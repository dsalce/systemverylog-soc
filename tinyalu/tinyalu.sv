==> flow/design.v <==
`timescale 1ns / 1ps
package definitions;
    parameter version = "1.0";
    typedef struct packed {
        byte field0;
        byte field1;
        byte field2;
        byte field3;
     } packet_t;        
endpackage
module tinyalu (input [7:0] A,
		input [7:0] B,
		input [2:0] op,
		input clk,
		input reset_n,
		input start,
		output done,
		output [15:0] result);
   wire [15:0] 		      result_aax, result_mult;
   wire 		      start_single, start_mult;
   assign start_single = start & ~op[2];
   assign start_mult   = start & op[2];
   single_cycle and_add_xor (.A, .B, .op, .clk, .reset_n, .start(start_single),
			     .done(done_aax), .result(result_aax));
   three_cycle mult (.A, .B, .op, .clk, .reset_n, .start(start_mult),
		    .done(done_mult), .result(result_mult));
   assign done = (op[2]) ? done_mult : done_aax;
   assign result = (op[2]) ? result_mult :  result_aax;
endmodule  
module single_cycle(input [7:0] A,
		   input [7:0] B,
		   input [2:0] op,
		   input clk,
		   input reset_n,
		   input start,
		   output logic done,
		   output logic [15:0] result);
  always @(posedge clk)
    if (!reset_n)
      result <= 0;
    else
      case(op)
		3'b001 : result <= A + B;
		3'b010 : result <= A & B;
		3'b011 : result <= A ^ B;
      endcase  
   always @(posedge clk)
     if (!reset_n)
       done <= 0;
     else
       done =  ((start == 1'b1) && (op != 3'b000));
endmodule : single_cycle
module three_cycle(input [7:0] A,
		   input [7:0] B,
		   input [2:0] op,
		   input clk,
		   input reset_n,
		   input start,
		   output logic done,
		   output logic [15:0] result);
   logic [7:0] 			       a_int, b_int;
   logic [15:0] 		       mult1, mult2;
   logic 			       done1, done2, done3;
   always @(posedge clk)
     if (!reset_n) begin
	done  <= 0;
	done3 <= 0;
	done2 <= 0;
	done1 <= 0;
	a_int <= 0;
	b_int <= 0;
	mult1 <= 0;
	mult2 <= 0;
	result<= 0;
     end else begin  
	a_int  <= A;
	b_int  <= B;
	mult1  <= a_int * b_int;
	mult2  <= mult1;
	result <= mult2;
	done3  <= start & !done;
	done2  <= done3 & !done;
	done1  <= done2 & !done;
	done   <= done1 & !done;
     end  
endmodule : three_cycle
=== From RTL to reports: tinyalu ===
The steps from the RTL of tinyalu to its reports follow in flow order.
Lines are those of the file above, counted from 1.
Library cell names are shortened.
Not given: n/a

* Top module: tinyalu
* Clock: clk
* Cell library: sky130hd
* Library corner: tt_025C_1v80

=== Elaborated design ===
Yosys after proc, flatten, opt, wreduce and memory -nomap, before mapping. Memory bits, and registers merged into a memory's read port (data or address), are not among the register bits. Print and check cells are not counted. Equal cells are merged and count once.

* Output and inout bits: 17
* Memories: 0
* RAM bits: 0
* Register bits: 85
* Latch bits: 0
* ROM bits: 0
* Elaborated cells: 32
* Word width x clocked read ports: 0

* Reductions and logical operators: 4
* Shift-type cells: 0
* Equality and inequality tests: 3
* Divide/modulo/power cells: 0
* Multipliers: 1
* Add/subtract/negate cells: 1
* Bitwise operators: 9
* $lt $le $gt $ge: 0
* Muxes and demuxes: 3

{| class="wikitable"
|+ Operators with widths
! operator !! count
|-
| 8-bit by 8-bit multiplier with 16-bit output || 1
|-
| 16-bit parallel mux with 3-bit select || 1
|-
| 16-bit 2-to-1 mux || 1
|-
| 8-bit by 8-bit adder with 9-bit output || 1
|-
| 8-bit AND || 1
|-
| 8-bit bitwise XOR || 1
|-
| 1-bit AND || 6
|-
| 3-bit by 2-bit == test with 1-bit output with constant B || 2
|-
| 3-bit nonzero test || 2
|-
| 3-bit by 1-bit == test with 1-bit output with constant B || 1
|-
| 1-bit logical AND || 1
|-
| 1-bit NOT || 1
|-
| 1-bit logical NOT || 1
|-
| 1-bit 2-to-1 mux || 1
|}

=== Longest topological paths ===
Depth = most cells in a row (Yosys ltp): at word level without a register or memory, in the mapped netlist without a sequential cell, where the memories' decode and read muxes count.

* Depth in word-level cells: 3
* ABC_AREA: 0
* Mapped depth: 15
* Mapped depth without buffers: 15

=== After synthesis ===
Yosys stat after the flow's synthesis: flattened, memories mapped to cells. It holds for the ABC_AREA given above (unset counts as 0); a run with the other value may have another netlist.

* Buffers: 14
* Mapped flip-flops: 78
* Sequential area: 0.0015615 mm2
* Cells in the netlist: 510
* Mapped area: 0.0048984 mm2

{| class="wikitable"
|+ Cell types
! type !! count !! area in all (um2)
|-
| dfxtp_1 || 78 || 1.56E+03
|-
| fa_1 || 37 || 740.71
|-
| and2_1 || 105 || 656.88
|-
| ha_1 || 44 || 550.528
|-
| inv_1 || 54 || 202.694
|-
| nand2_1 || 32 || 120.115
|-
| mux2_1 || 9 || 101.347
|-
| nor2_1 || 21 || 78.826
|-
| a21oi_1 || 14 || 70.067
|-
| o221a_1 || 4 || 45.043
|-
| nand2b_1 || 7 || 43.792
|-
| nor2b_1 || 7 || 43.792
|-
| xnor2_1 || 5 || 43.792
|-
| mux2i_1 || 4 || 40.038
|-
| a21o_1 || 5 || 37.536
|-
| clkbuf_1 || 10 || 37.536
|-
| a211oi_1 || 4 || 30.029
|-
| nand3_1 || 6 || 30.029
|}

Other cell types: 34; their cells: 64.
The figures by module come from a second, unflattened synthesis with its own total; it is not the netlist above.

* Cells (unflattened synthesis): 514
* Area (unflattened synthesis): 0.0050536 mm2

Each row is one instance without its submodules.

{| class="wikitable"
|+ By module
! module !! cells !! instances !! area (mm2)
|-
| three_cycle || 388 || 1 || 0.00388
|-
| single_cycle || 105 || 1 || 0.0009046
|-
| tinyalu || 21 || 1 || 0.000269
|}

=== Timing after synthesis ===
Path of least setup slack by OpenSTA after synthesis, without wires, with an ideal clock, recovery checks aside; 20% of the period is set as input and as output delay. Where synthesis merged equal registers, the netlist keeps one of their names.

* Kind: reg2reg
* Start: reg mult.b_int[7]
* End: reg mult.mult1[15]
* Time at the first pin: 0.000 ns
* Driving pins on the path: 14
* Clock period: 4.13 ns
* Path slack: 0.143 ns
* Required time: 4.014 ns
* Delay of the path: 3.987 ns
* Buffers on the path: 0
* Library setup time: 0.116 ns
* Data arrival time: 3.871 ns
* Synthesis period reached: 3.987 ns

"delay of the path" is the arrival time less input delay plus setup time.
"driving pins on the path" counts driving pins, that of a launching flip-flop among them; a cell with two outputs on the path counts twice.
"synthesis period reached" is the clock period less the worst setup slack; recovery checks do not enter. This is arithmetic on one report: input and output delays are still those of the set period (20% each).
Between the ends stands the longest chain of elaborated cells between them, by number of cells; it is not shown to be the way that was timed. Of several equally long chains one is given.
A line is the first line of the expression or statement that the cell stems from. Yosys adds cells for indexed reads and writes and turns some case tables into memories.

* Cell sequence: dfxtp_1 -> and2_1 -> fa_1 -> fa_1 -> fa_1 -> inv_1 -> fa_1 -> inv_1 -> ha_1 -> a21o_1 -> a311o_1 -> a31oi_1 -> a21oi_1 -> a31o_1
* Cells in the longest elaborated chain: 1
* Elaborated cells between the ends (all ways): 1
* Source lines of those cells: 1

{| class="wikitable"
|+ RTL lines, path post-synthesis
! what !! RTL line !! source
|-
| start: declaration || 61 || <nowiki>logic [7:0] a_int, b_int;</nowiki>
|-
| start: assignment || 71 || <nowiki>b_int <= 0;</nowiki>
|-
| start: assignment || 77 || <nowiki>b_int <= B;</nowiki>
|-
| 8-bit by 8-bit multiplier with 16-bit output || 78 || <nowiki>mult1 <= a_int * b_int;</nowiki>
|-
| end: assignment || 72 || <nowiki>mult1 <= 0;</nowiki>
|-
| end: assignment || 78 ||
|-
| end: declaration || 62 || <nowiki>logic [15:0] mult1, mult2;</nowiki>
|}

=== Path in the finished layout ===
From the final timing report of record 1: the path of least setup slack in the routed layout; clock arrival at registers is part of the times.

* Kind: reg2reg
* Start: reg mult.b_int[7]
* End: reg mult.mult1[15]
* Library setup time: 0.11 ns
* Data arrival time: 4.29 ns
* Time at the first pin: 0.38 ns
* Path slack: -1.10 ns
* Driving pins on the path: 14
* Required time: 3.19 ns
* Clock period: 2.93 ns
* Buffers on the path: 0

Between the ends stands the longest chain of elaborated cells between them, by number of cells; it is not shown to be the way that was timed. Of several equally long chains one is given.

* Cell sequence: dfxtp_2 -> and2_4 -> fa_1 -> fa_1 -> fa_1 -> inv_1 -> fa_1 -> inv_2 -> ha_4 -> a21o_1 -> a311o_1 -> a31oi_1 -> a21oi_1 -> a31o_1
* Cells in the longest elaborated chain: 1
* Elaborated cells between the ends (all ways): 1
* Source lines of those cells: 1

{| class="wikitable"
|+ RTL lines, path after layout
! what !! RTL line !! source
|-
| start: declaration || 61 || <nowiki>logic [7:0] a_int, b_int;</nowiki>
|-
| start: assignment || 71 || <nowiki>b_int <= 0;</nowiki>
|-
| start: assignment || 77 || <nowiki>b_int <= B;</nowiki>
|-
| 8-bit by 8-bit multiplier with 16-bit output || 78 || <nowiki>mult1 <= a_int * b_int;</nowiki>
|-
| end: assignment || 72 || <nowiki>mult1 <= 0;</nowiki>
|-
| end: assignment || 78 ||
|-
| end: declaration || 62 || <nowiki>logic [15:0] mult1, mult2;</nowiki>
|}

Subject: flow runs of tinyalu

Hi,

Flow measurements of tinyalu on sky130hd: 2 stored runs with different settings, listed in no order. Input and output delays are each 20% of the period that was set; the output load is 0.01 pF.
"period reached" means the clock period less the worst setup slack. The figure is calculated, with input and output delays left at 20% of the set period.
By "overall power" is meant OpenSTA's value without simulated activity: inputs other than the clock are taken to toggle once in ten clock periods, and the tool carries that through the logic.

=== Record 1 ===
{| class="wikitable"
! Setting !! Value
|-
| period_ns || 2.93
|-
| CORE_UTILIZATION || 69
|-
| PLACE_DENSITY_LB_ADDON || 0.19
|-
| CORE_ASPECT_RATIO || 1.62
|-
| CORE_MARGIN || 3
|-
| CELL_PAD_IN_SITES_GLOBAL_PLACEMENT || 0
|-
| CELL_PAD_IN_SITES_DETAIL_PLACEMENT || 0
|-
| GPL_TIMING_DRIVEN || 1
|-
| GPL_ROUTABILITY_DRIVEN || 1
|-
| CTS_CLUSTER_SIZE || 27
|-
| CTS_CLUSTER_DIAMETER || 333
|-
| CAP_MARGIN || 5
|-
| MIN_ROUTING_LAYER || met1
|-
| MAX_ROUTING_LAYER || met5
|-
| SLEW_MARGIN || 20
|-
! Result !! Value
|-
| Synthesized cell area || 0.0048984 mm2
|-
| Die outline area || 0.0081759 mm2
|-
| Standard-cell area after layout || 0.0062235 mm2
|-
| Utilization of the finished layout || 91.5 %
|-
| Worst setup slack after layout || -1.100 ns
|-
| Worst-case hold slack || 0.441 ns
|-
| Overall power || 2.795 mW
|-
| Period reached || 4.030 ns
|}

=== Record 2 ===
{| class="wikitable"
! Setting !! Value
|-
| period_ns || 3.67
|-
| CORE_UTILIZATION || 68
|-
| PLACE_DENSITY_LB_ADDON || 0.25
|-
| HOLD_SLACK_MARGIN || 0.06
|-
| CELL_PAD_IN_SITES_GLOBAL_PLACEMENT || 0
|-
| GPL_ROUTABILITY_DRIVEN || 1
|-
| CTS_CLUSTER_DIAMETER || 74
|-
| CAP_MARGIN || 20
|-
| CORE_MARGIN || 2
|-
| SLEW_MARGIN || 20
|-
! Result !! Value
|-
| Synthesized cell area || 0.0048984 mm2
|-
| Die outline area || 0.0078988 mm2
|-
| Standard-cell area after layout || 0.0060108 mm2
|-
| Utilization of the finished layout || 87.5 %
|-
| Worst setup slack after layout || -0.292 ns
|-
| Worst-case hold slack || 0.431 ns
|-
| Overall power || 2.040 mW
|-
| Period reached || 3.962 ns
|}

Regards
